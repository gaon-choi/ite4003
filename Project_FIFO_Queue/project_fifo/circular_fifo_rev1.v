==> flow/design.v <==
`timescale 1 ns / 1 ps
module circular_fifo_rev1
    #(  parameter   DATA_WIDTH  =   8,
        parameter   ADDR_WIDTH  =   2,
        parameter   RAM_DEPTH   =   1<< ADDR_WIDTH )  
(
    input                               clk,			 
    input                               reset,		 
    input                               wr_cs,		 
    input                               rd_cs,		 
    input           [DATA_WIDTH-1:0]    data_in,	 
    input										rd_en,       
    input                               wr_en,		 
    output  reg     [DATA_WIDTH-1:0]    data_out,    
    output  wire                        full,        
    output  wire                        empty,        
	 output wire [ADDR_WIDTH:0]			 data_counter_out,
	 output wire [ADDR_WIDTH-1:0]   		 wr_pointer_out, 
	 output wire [ADDR_WIDTH-1:0]   		 rd_pointer_out 	
);
reg     [ADDR_WIDTH-1:0]    wr_pointer;              
reg     [ADDR_WIDTH-1:0]    rd_pointer;              
reg     [DATA_WIDTH-1:0]    memory [0:RAM_DEPTH-1];  
reg     [ADDR_WIDTH:0]      data_counter;            
assign  full        =   ( data_counter == ( RAM_DEPTH ) ) ? 1'b1 : 1'b0;   
assign  empty       =   ( data_counter == 1'b0 ) ? 1'b1 : 1'b0;            
assign data_counter_out = data_counter;
assign wr_pointer_out = wr_pointer;
assign rd_pointer_out = rd_pointer;
always @ ( posedge clk or posedge reset )
begin: WRITE_POINTER
    if ( reset )                                    
    begin
        wr_pointer  <=  'd0;                        
    end
    else 
    begin
        if ( wr_cs && wr_en && !full  )  
            wr_pointer  <=  wr_pointer + 'd1;  
        else 
        	wr_pointer 	<=	wr_pointer;
    end
end
always @ ( posedge clk or posedge reset )
begin: READ_POINTER
    if ( reset )
    begin
        rd_pointer  <=  'd0;    
    end
    else
    begin
        if ( rd_cs && rd_en && !empty   )   
            rd_pointer  <=  rd_pointer + 'd1;
        else 
        	rd_pointer 	<=	rd_pointer;      
    end
end
always @ ( posedge clk )
begin: DATA_WRITE
    if ( wr_cs && wr_en && (  data_counter != RAM_DEPTH  )   )
		memory[wr_pointer] <= data_in;
    else 
    	memory[wr_pointer] <= memory[wr_pointer]; 
end
always @ ( posedge clk )
begin: DATA_READ
    if ( rd_cs && rd_en ) 
        data_out <= memory[rd_pointer];
    else
        data_out <= 'hx; 
end
always @ ( posedge clk or posedge reset )
begin: DATA_COUNTER
    if ( reset )   
    begin
        data_counter    <=  'd0;
    end
    else
    begin
        if (!( wr_cs && wr_en ) && ( rd_cs && rd_en ) && !empty)           
            data_counter <= data_counter - 1;
        else if ( ( wr_cs && wr_en ) && ! ( rd_cs && rd_en ) && ( data_counter != RAM_DEPTH  )   )     
            data_counter <= data_counter + 1;
        else
            data_counter <= data_counter;
    end
end
endmodule
Tool chain data of circular_fifo_rev1 --
What the tools print for circular_fifo_rev1, step after step. Lines are those of the file above, counted from 1. A cell with -- has no value.
Inputs: design top circular_fifo_rev1, clock clk, library sky130hd, corner tt_025C_1v80

Elaborated design --
Counts by Yosys on the flattened word-level netlist (proc, flatten, opt, wreduce; memories kept). Register bits leave out memories and registers merged into their read ports (data or address). Print and check cells are left out. Cells with the same type and inputs are merged into one. Yosys's memory passes give these memory sizes; they may raise the number of words (mostly to a power of two), join words into wider ones and drop unused or constant bits.
Storage and ports: register bits 7, memory bits (writable) 32, clocked read ports x word width 8, memories kept 1, output and inout port bits 17
Memory list:
- memory | words 4, bits a word 8, rd ports 1, write ports 1, RTL line 23 | reg     [DATA_WIDTH-1:0]    memory [0:RAM_DEPTH-1];
Cells by class: add/subtract/negate cells 4, eq/ne operators 3, multiplexer cells 9, bitwise operators 1, reductions and logical operators 16
Operators by type and width (count):
- 2-to-1 mux 8 bit | 3
- logical AND 1 bit | 9
- 2-to-1 mux 3 bit | 2
- zero test 1 bit | 4
- adder 2 x 1 -> 2 bit (second input constant) | 2
- 2-to-1 mux 1 bit | 4
- adder 3 x 1 -> 3 bit (second input constant) | 1
- subtractor 3 x 1 -> 3 bit (second input constant) | 1
- == test 3 bit (second input constant) | 1
- inequality test 3 bit (second input constant) | 1
- zero test 3 bit | 1
- AND reduction 2 bit | 1
- nonzero test 2 bit | 1
- inequality test 1 bit (second input constant) | 1
- bitwise OR 1 bit | 1

Longest topological paths --
Longest topological path by Yosys (ltp), each cell counted once; first at word level (registers and memories cut), then after technology mapping (sequential cells cut; the memories' decode and read muxes count).
Depth: depth in word-level cells 6, ABC_AREA 0, mapped depth 7, gate-level depth less buffers 7

Synthesis result --
Yosys stat after the flow's synthesis: flattened, memories mapped to cells. It holds for the ABC_AREA given above (unset counts as 0); a run with the other value may have another netlist.
Cell types:
- sky130_fd_sc_hd__edfxtp_1 | count 32, area in all 960.922 um^2
- sky130_fd_sc_hd__mux4_2 | count 8, area in all 180.173 um^2
- sky130_fd_sc_hd__dfrtp_1 | count 7, area in all 175.168 um^2
- sky130_fd_sc_hd__dfxtp_1 | count 8, area in all 160.154 um^2
- sky130_fd_sc_hd__ha_1 | count 4, area in all 50.048 um^2
- sky130_fd_sc_hd__and2_2 | count 4, area in all 30.029 um^2
- sky130_fd_sc_hd__xor2_1 | count 3, area in all 26.275 um^2
- sky130_fd_sc_hd__fa_1 | count 1, area in all 20.019 um^2
- sky130_fd_sc_hd__inv_1 | count 5, area in all 18.768 um^2
- sky130_fd_sc_hd__o311ai_0 | count 2, area in all 17.517 um^2
- sky130_fd_sc_hd__xnor2_1 | count 2, area in all 17.517 um^2
- sky130_fd_sc_hd__mux2_4 | count 1, area in all 15.014 um^2
- sky130_fd_sc_hd__buf_6 | count 1, area in all 11.261 um^2
- sky130_fd_sc_hd__nand2_4 | count 1, area in all 11.261 um^2
- sky130_fd_sc_hd__nor2_4 | count 1, area in all 11.261 um^2
- sky130_fd_sc_hd__o21ai_0 | count 2, area in all 10.01 um^2
- sky130_fd_sc_hd__and2_4 | count 1, area in all 8.758 um^2
- sky130_fd_sc_hd__a22oi_1 | count 1, area in all 7.507 um^2
Not listed: further types 10, cells in them 11.
Mapped netlist: cell count 95, synthesis area 1790.5 um^2, sequential area 1296.2 um^2, flip-flop cells 47

Timing after synthesis --
Path of least setup slack by OpenSTA after synthesis, without wires, with an ideal clock, recovery checks aside; 20% of the period is set as input and as output delay. Where synthesis merged equal registers, the netlist keeps one of their names.
Timing path after synthesis: kind flip-flop to flip-flop, start register data_counter[2], end register data_counter[2], clock period 1.89 ns, library setup time 0.152 ns, time at the first pin 0.000 ns, arrival 1.672 ns, data required time 1.738 ns, path slack 0.065 ns, path delay 1.824 ns, stages 7, buffers on the path 0, synthesis period reached 1.825 ns
"path delay" is the arrival time less input delay plus setup time. "stages" counts driving pins, that of a launching flip-flop among them; a cell with two outputs on the path counts twice. "synthesis period reached" is the clock period less the worst setup slack; recovery checks do not enter. This is arithmetic on one report: input and output delays are still those of the set period (20% each). The rows between start and end are the longest chain of elaborated cells between them; the timing report does not say that the signal goes this way. Where chains are equally long, one stands for them. A line is the first line of the expression or statement that the cell stems from. Yosys adds cells for indexed reads and writes and turns some case tables into memories. A register here has more assigning lines than the two given.
On the way, after synthesis: cells stage by stage sky130_fd_sc_hd__dfrtp_1 > sky130_fd_sc_hd__nor3_1 > sky130_fd_sc_hd__nor2_1 > sky130_fd_sc_hd__nand2_1 > sky130_fd_sc_hd__fa_1 > sky130_fd_sc_hd__o311ai_0 > sky130_fd_sc_hd__o311ai_0, length of the longest elaborated chain 5
RTL lines, path after synthesis:
- from (decl) | RTL line 24 | reg     [ADDR_WIDTH:0]      data_counter;
- from (assign) | RTL line 81 | data_counter <= data_counter - 1;
- from (assign) | RTL line 83 | data_counter <= data_counter + 1;
- zero test 3 bit | RTL line 26 | assign  empty       =   ( data_counter == 1'b0 ) ? 1'b1 : 1'b0;
- 2-to-1 mux 1 bit | RTL line 26
- zero test 1 bit | RTL line 80 | if (!( wr_cs && wr_en ) && ( rd_cs && rd_en ) && !empty)
- logical AND 1 bit | RTL line 80
- 2-to-1 mux 3 bit | RTL line 80
- to (assign) | RTL line 81
- to (assign) | RTL line 83
- to (decl) | RTL line 24
Some nets on the timed path still bear RTL names; the line given drives or declares the net.
Named nets, after synthesis (RTL line):
- empty | 26

Worst path after layout --
Path of least setup slack in the final report of run 1 (OpenROAD, finished layout, wires in). Where an end is a register, its clock arrival counts in the times.
Timing path after layout: kind input port to flip-flop, start input port rd_cs, end register data_counter[2], clock period 2.77 ns, external input delay 0.55 ns, library setup time 0.14 ns, time at the first pin 0.55 ns, arrival 2.38 ns, data required time 2.91 ns, path slack 0.53 ns, stages 7, buffers on the path 1
The rows between start and end are the longest chain of elaborated cells between them; the timing report does not say that the signal goes this way. Where chains are equally long, one stands for them. A register here has more assigning lines than the two given.
On the way, after layout: cells stage by stage sky130_fd_sc_hd__clkdlybuf4s50_1 > sky130_fd_sc_hd__nand2_2 > sky130_fd_sc_hd__nor2_1 > sky130_fd_sc_hd__nand2_1 > sky130_fd_sc_hd__fa_1 > sky130_fd_sc_hd__o311ai_0 > sky130_fd_sc_hd__o311ai_0, length of the longest elaborated chain 6
RTL lines, path after layout:
- from (decl) | RTL line 10 | input rd_cs,
- logical AND 1 bit | RTL line 82 | else if ( ( wr_cs && wr_en ) && ! ( rd_cs && rd_en ) && ( data_counter != RAM_DEPTH  )   )
- zero test 1 bit | RTL line 82
- logical AND 1 bit x2 | RTL line 82
- 2-to-1 mux 3 bit | RTL line 82
- 2-to-1 mux 3 bit | RTL line 80 | if (!( wr_cs && wr_en ) && ( rd_cs && rd_en ) && !empty)
- to (assign) | RTL line 81 | data_counter <= data_counter - 1;
- to (assign) | RTL line 83 | data_counter <= data_counter + 1;
- to (decl) | RTL line 24 | reg     [ADDR_WIDTH:0]      data_counter;

Memo
Re: implementation data of circular_fifo_rev1

2 stored runs of circular_fifo_rev1 in the flow (synthesis by Yosys, layout by OpenROAD, sky130hd cells), in arbitrary order. Constraints: input delay and output delay 20% of the set period each, output load 0.01 pF.
"clock period achieved" = clock period - worst setup slack. The figure is calculated, with input and output delays left at 20% of the set period.
"critical setup path time" is the time allowed to the run's worst setup path (the clock period less input and output delay, where it has them) less its slack. Clock arrival times count: a late capture clock shortens it, a late launch clock lengthens it.
"total power of the final layout" rests on the timing tool's default activity at the inputs, not on a simulated workload.

[run 1] flow files
==> flow/run.sh <==
#!/bin/bash
# the make line also repeats the synthesis and layout settings of config.mk as NAME=value (left out here)
make -C /OpenROAD-flow-scripts/flow DESIGN_CONFIG=/design/flow/config.mk WORK_HOME=/design/flow/orfs CLKGATE_MAP_FILE= finish
==> flow/config.mk <==
export PLATFORM = sky130hd
export DESIGN_NAME = circular_fifo_rev1
export DESIGN_NICKNAME = circular_fifo_rev1
export VERILOG_FILES = /design/flow/design.v
export SDC_FILE = /design/flow/constraint.sdc
export NUM_CORES = 4
export LEC_CHECK = 0
export CAP_MARGIN = 20
export CORE_MARGIN = 2
export CORE_UTILIZATION = 40
export SLEW_MARGIN = 20
==> flow/constraint.sdc <==
create_clock -name core_clock -period 2.77 [get_ports {clk}]
set_input_delay 0.5540 -clock core_clock [delete_from_list [all_inputs] [get_ports {clk}]]
set_output_delay 0.5540 -clock core_clock [all_outputs]
set_load 0.01 [all_outputs]

[run 1] result: clock period achieved 2.238 ns; chip area in the Yosys report 1,790.5 um^2; standard-cell area after layout 2,260.9 um^2; worst setup slack after layout 0.532 ns; total power of the final layout 2,256 µW; critical setup path time 1.68 ns; worst setup path kind input port to flip-flop; die area 5,027.5 um^2

[run 2] flow files
==> flow/run.sh <==
#!/bin/bash
# the make line also repeats the synthesis and layout settings of config.mk as NAME=value (left out here)
make -C /OpenROAD-flow-scripts/flow DESIGN_CONFIG=/design/flow/config.mk WORK_HOME=/design/flow/orfs CLKGATE_MAP_FILE= finish
==> flow/config.mk <==
export PLATFORM = sky130hd
export DESIGN_NAME = circular_fifo_rev1
export DESIGN_NICKNAME = circular_fifo_rev1
export VERILOG_FILES = /design/flow/design.v
export SDC_FILE = /design/flow/constraint.sdc
export NUM_CORES = 4
export LEC_CHECK = 0
export ABC_AREA = 1
export CAP_MARGIN = 20
export CORE_MARGIN = 4
export CORE_UTILIZATION = 72
export CTS_CLUSTER_SIZE = 84
export GPL_ROUTABILITY_DRIVEN = 0
export GPL_TIMING_DRIVEN = 1
export MAX_ROUTING_LAYER = met4
export PLACE_DENSITY_LB_ADDON = 0.12
export SLEW_MARGIN = 30
==> flow/constraint.sdc <==
create_clock -name core_clock -period 2.24 [get_ports {clk}]
set_input_delay 0.4480 -clock core_clock [delete_from_list [all_inputs] [get_ports {clk}]]
set_output_delay 0.4480 -clock core_clock [all_outputs]
set_load 0.01 [all_outputs]

[run 2] result: clock period achieved 2.175 ns; chip area in the Yosys report 1,848.0 um^2; standard-cell area after layout 2,283.4 um^2; worst setup slack after layout 0.065 ns; total power of the final layout 2,922 µW; critical setup path time 1.73 ns; worst setup path kind flip-flop to output port; die area 3,441.0 um^2
