==> flow/design.v <==
`timescale 1ns/1ps
module FIR_Filter_pipe(clock, reset, data_in, data_out);
	input clock, reset;
	input signed [11:0] data_in;
	output signed [11:0] data_out;
	reg signed [11:0] data_out;
	reg signed [11:0] p3, p2, p1;
	reg signed [11:0] t3, t2, t1;
	always @(posedge clock or negedge reset) begin
		if(!reset) begin
			p3 <= 12'd0;
			p2 <= 12'd0;
			p1 <= 12'd0;
			data_out <= 12'd0;
			t1 <= 12'd0;
			t2 <= 12'd0;
			t3 <= 12'd0;
		end
		else begin
			p3 <= data_in;
			p2 <= p3;
			p1 <= p2;
			t3 <= p3 * 2;
			t2 <= p2 * 4;
			t1 <= p1 * 6;
			data_out <= t1 + (t2 + t3);
		end
	end
endmodule
# Tool chain data of FIR_Filter_pipe

The steps from the RTL of FIR_Filter_pipe to its reports follow in flow order.
Line numbers count from 1 in the design file above.
Operators carry their Yosys type and port widths (W data, S select, Z words).
Not given: --

Top module: FIR_Filter_pipe
Clock port: clock
Standard-cell library: sky130hd
Timing corner: tt_025C_1v80

# Word-level counts

Yosys after proc, flatten, opt, wreduce and memory -nomap, before mapping. Enables and synchronous resets that opt folds into registers are not counted as muxes. Memory bits, and registers merged into a memory's read port (data or address), are not among the register bits. Print and check cells are not counted. Equal cells are merged and count once.

Register bits after elaboration: 80
Latch bits: 0
Memory bits (writable): 0
Bits in read-only memories: 0
Word width x clocked read ports: 0
Memory cells: 0
Bits of input ports: 14
Output and inout bits: 12
Elaborated cells: 10

Add/sub/neg operators: 2
$mul: 1
Divide/modulo/power cells: 0
$lt $le $gt $ge: 0
Equality and inequality tests: 0
Shift-type cells: 0
Mux-type cells: 0
Bitwise operators: 0
Reductions and logical operators: 0

Operators with widths:

| kind                    | count |
| $mul A12 B3 Y11 const B | 1 |
| $add A12 B12 Y12        | 2 |

# Depth

Yosys ltp: most cells in a row. Word level: on the elaborated netlist, between registers, memories and ports. Mapped: between sequential cells and ports; inverters and the memories' decode and read muxes count.

Depth in word-level cells: 2
ABC_AREA: 0
Gate-level depth with buffers: 9

# Netlist

The flow's flattened synthesis, as Yosys stat reports it; memories are mapped. The netlist is that of the ABC_AREA named above (0 if unset); the other value can give another one.

Cells by type:

| cell type                  | count |
| sky130_fd_sc_hd__dfrtp_1   | 55 |
| sky130_fd_sc_hd__ha_1      | 27 |
| sky130_fd_sc_hd__fa_1      | 11 |
| sky130_fd_sc_hd__xnor2_1   | 17 |
| sky130_fd_sc_hd__a21oi_1   | 8 |
| sky130_fd_sc_hd__inv_1     | 9 |
| sky130_fd_sc_hd__o21bai_1  | 4 |
| sky130_fd_sc_hd__a2111oi_4 | 1 |
| sky130_fd_sc_hd__nor2_1    | 7 |
| sky130_fd_sc_hd__xor2_1    | 3 |
| sky130_fd_sc_hd__nand3_1   | 5 |
| sky130_fd_sc_hd__o41ai_2   | 1 |
| sky130_fd_sc_hd__a21o_1    | 2 |
| sky130_fd_sc_hd__o211ai_1  | 2 |
| sky130_fd_sc_hd__a41o_2    | 1 |
| sky130_fd_sc_hd__and3_4    | 1 |
| sky130_fd_sc_hd__a21o_2    | 1 |
| sky130_fd_sc_hd__and2_4    | 1 |

Other cell types: 9; their cells: 10.

Cells in the netlist: 166
Synthesis area: 2436.1 um2
Sequential part of the area: 1376.3 um2
Flip-flops: 55
Buffer cells: 1

# Timing after synthesis

Source: OpenSTA report_checks on the synthesized netlist (no wires, ideal clock, input and output delay 20% of the period each), path of least setup slack; recovery checks are left aside. Register names are those of the netlist, which keeps one name where synthesis merged equal registers.

Kind: register to register
From: register (name not given)
To: register data_out[11]
Clock period: 3370 ps
Arrival: 2177 ps
Data required time: 3290 ps
Setup slack: 1113 ps
Delay of the path: 2257 ps
Driving pins on the path: 8
Synthesis period reached: 2257 ps

"delay of the path" = arrival - input delay + setup time.
"driving pins on the path": output pins that drive a net of the path, with the launching flip-flop's if there is one; two outputs of one cell count as two.
"synthesis period reached" = period - worst setup slack (recovery checks aside). The figure is calculated, with input and output delays left at 20% of the set period.

Cell sequence: sky130_fd_sc_hd__dfrtp_1 -> sky130_fd_sc_hd__fa_1 -> sky130_fd_sc_hd__ha_1 -> sky130_fd_sc_hd__and3_4 -> sky130_fd_sc_hd__a2111oi_4 -> sky130_fd_sc_hd__o21ai_1 -> sky130_fd_sc_hd__a21oi_1 -> sky130_fd_sc_hd__xnor2_1

RTL lines, path post-synthesis:

| what          | line | RTL |
| end, assigned | 14   | `data_out <= 12'd0;` |
| end, assigned | 26   | `data_out <= t1 + (t2 + t3);` |
| end, declared | 5    | `output signed [11:0] data_out;` |

No chain of elaborated cells between the ends is given.

# Path in the finished layout

From the final timing report of record 1: the path of least setup slack in the routed layout; clock arrival at registers is part of the times.
The path's times are printed in steps of 10 ps; the period is the one set.

Kind: register to register
From: register (name not given)
To: register data_out[11]
Clock period: 4020 ps
Arrival: 2750 ps
Data required time: 4260 ps
Setup slack: 1510 ps
Driving pins on the path: 8

Cell sequence: sky130_fd_sc_hd__dfrtp_1 -> sky130_fd_sc_hd__fa_1 -> sky130_fd_sc_hd__ha_1 -> sky130_fd_sc_hd__and3_4 -> sky130_fd_sc_hd__a2111oi_4 -> sky130_fd_sc_hd__o21ai_1 -> sky130_fd_sc_hd__a21oi_1 -> sky130_fd_sc_hd__xnor2_1

RTL lines, path post-layout:

| what          | line | RTL |
| end, assigned | 14   | `data_out <= 12'd0;` |
| end, assigned | 26   | `data_out <= t1 + (t2 + t3);` |
| end, declared | 5    | `output signed [11:0] data_out;` |

No chain of elaborated cells between the ends is given.

Wiki page: FIR_Filter_pipe / flow data

Record of 2 stored runs of the RTL-to-layout flow on FIR_Filter_pipe, platform sky130hd. The runs are unordered. Constraints: input delay and output delay 20% of the set period each, output load 0.01 pF.
"clock period achieved" = clock period - worst setup slack. The figure is calculated, with input and output delays left at 20% of the set period.
"time used up by the worst setup path": the worst setup path's part of the clock period (all of it between registers, 20% less for each end at a port) less its slack. A launch clock that arrives late makes it longer, a capture clock that arrives late makes it shorter.
"total power of the final layout" rests on the timing tool's default activity at the inputs, not on a simulated workload.
"time used up by the worst setup path" is known to 10 ps.

## Record 1

==> flow/run.sh <==
#!/bin/bash
# the make line also repeats the synthesis and layout settings of config.mk as NAME=value (left out here)
make -C /OpenROAD-flow-scripts/flow DESIGN_CONFIG=/design/flow/config.mk WORK_HOME=/design/flow/orfs CLKGATE_MAP_FILE= finish
==> flow/config.mk <==
export PLATFORM = sky130hd
export DESIGN_NAME = FIR_Filter_pipe
export DESIGN_NICKNAME = FIR_Filter_pipe
export VERILOG_FILES = /design/flow/design.v
export SDC_FILE = /design/flow/constraint.sdc
export NUM_CORES = 4
export LEC_CHECK = 0
export CAP_MARGIN = 40
export CELL_PAD_IN_SITES_DETAIL_PLACEMENT = 2
export CELL_PAD_IN_SITES_GLOBAL_PLACEMENT = 1
export CORE_ASPECT_RATIO = 0.89
export CORE_MARGIN = 5
export CORE_UTILIZATION = 35
export CTS_CLUSTER_DIAMETER = 321
export MAX_ROUTING_LAYER = met4
export MIN_ROUTING_LAYER = met1
export PLACE_DENSITY_LB_ADDON = 0.2
export SETUP_SLACK_MARGIN = 0.64
export SLEW_MARGIN = 20
export TNS_END_PERCENT = 85
==> flow/constraint.sdc <==
create_clock -name core_clock -period 4.02 [get_ports {clock}]
set_input_delay 0.8040 -clock core_clock [delete_from_list [all_inputs] [get_ports {clock}]]
set_output_delay 0.8040 -clock core_clock [all_outputs]
set_load 0.01 [all_outputs]

| result of record 1 | value |
|---|---|
| time used up by the worst setup path | 2510 ps |
| worst setup path kind | register to register |
| smallest setup slack | 1510 ps |
| die footprint | 8731.7 um2 |
| area of the standard cells in the finished layout | 2866.5 um2 |
| total negative setup slack | 0 ps |
| total power of the final layout | 1599 µW |
| post-route utilization | 42.6 % |
| netlist area reported by Yosys | 2436.1 um2 |
| clock period achieved | 2510 ps |

## Record 2

==> flow/run.sh <==
#!/bin/bash
# the make line also repeats the synthesis and layout settings of config.mk as NAME=value (left out here)
make -C /OpenROAD-flow-scripts/flow DESIGN_CONFIG=/design/flow/config.mk WORK_HOME=/design/flow/orfs CLKGATE_MAP_FILE= finish
==> flow/config.mk <==
export PLATFORM = sky130hd
export DESIGN_NAME = FIR_Filter_pipe
export DESIGN_NICKNAME = FIR_Filter_pipe
export VERILOG_FILES = /design/flow/design.v
export SDC_FILE = /design/flow/constraint.sdc
export NUM_CORES = 4
export LEC_CHECK = 0
export CAP_MARGIN = 20
export CORE_MARGIN = 2
export CORE_UTILIZATION = 47
export SLEW_MARGIN = 20
==> flow/constraint.sdc <==
create_clock -name core_clock -period 2.79 [get_ports {clock}]
set_input_delay 0.5580 -clock core_clock [delete_from_list [all_inputs] [get_ports {clock}]]
set_output_delay 0.5580 -clock core_clock [all_outputs]
set_load 0.01 [all_outputs]

| result of record 2 | value |
|---|---|
| smallest setup slack | 354 ps |
| post-route utilization | 56.4 % |
| netlist area reported by Yosys | 2436.1 um2 |
| clock period achieved | 2436 ps |
| area of the standard cells in the finished layout | 2844.0 um2 |
| total power of the final layout | 2243 µW |
| die footprint | 5775.2 um2 |
| time used up by the worst setup path | 2440 ps |
| worst setup path kind | register to register |
| total negative setup slack | 0 ps |
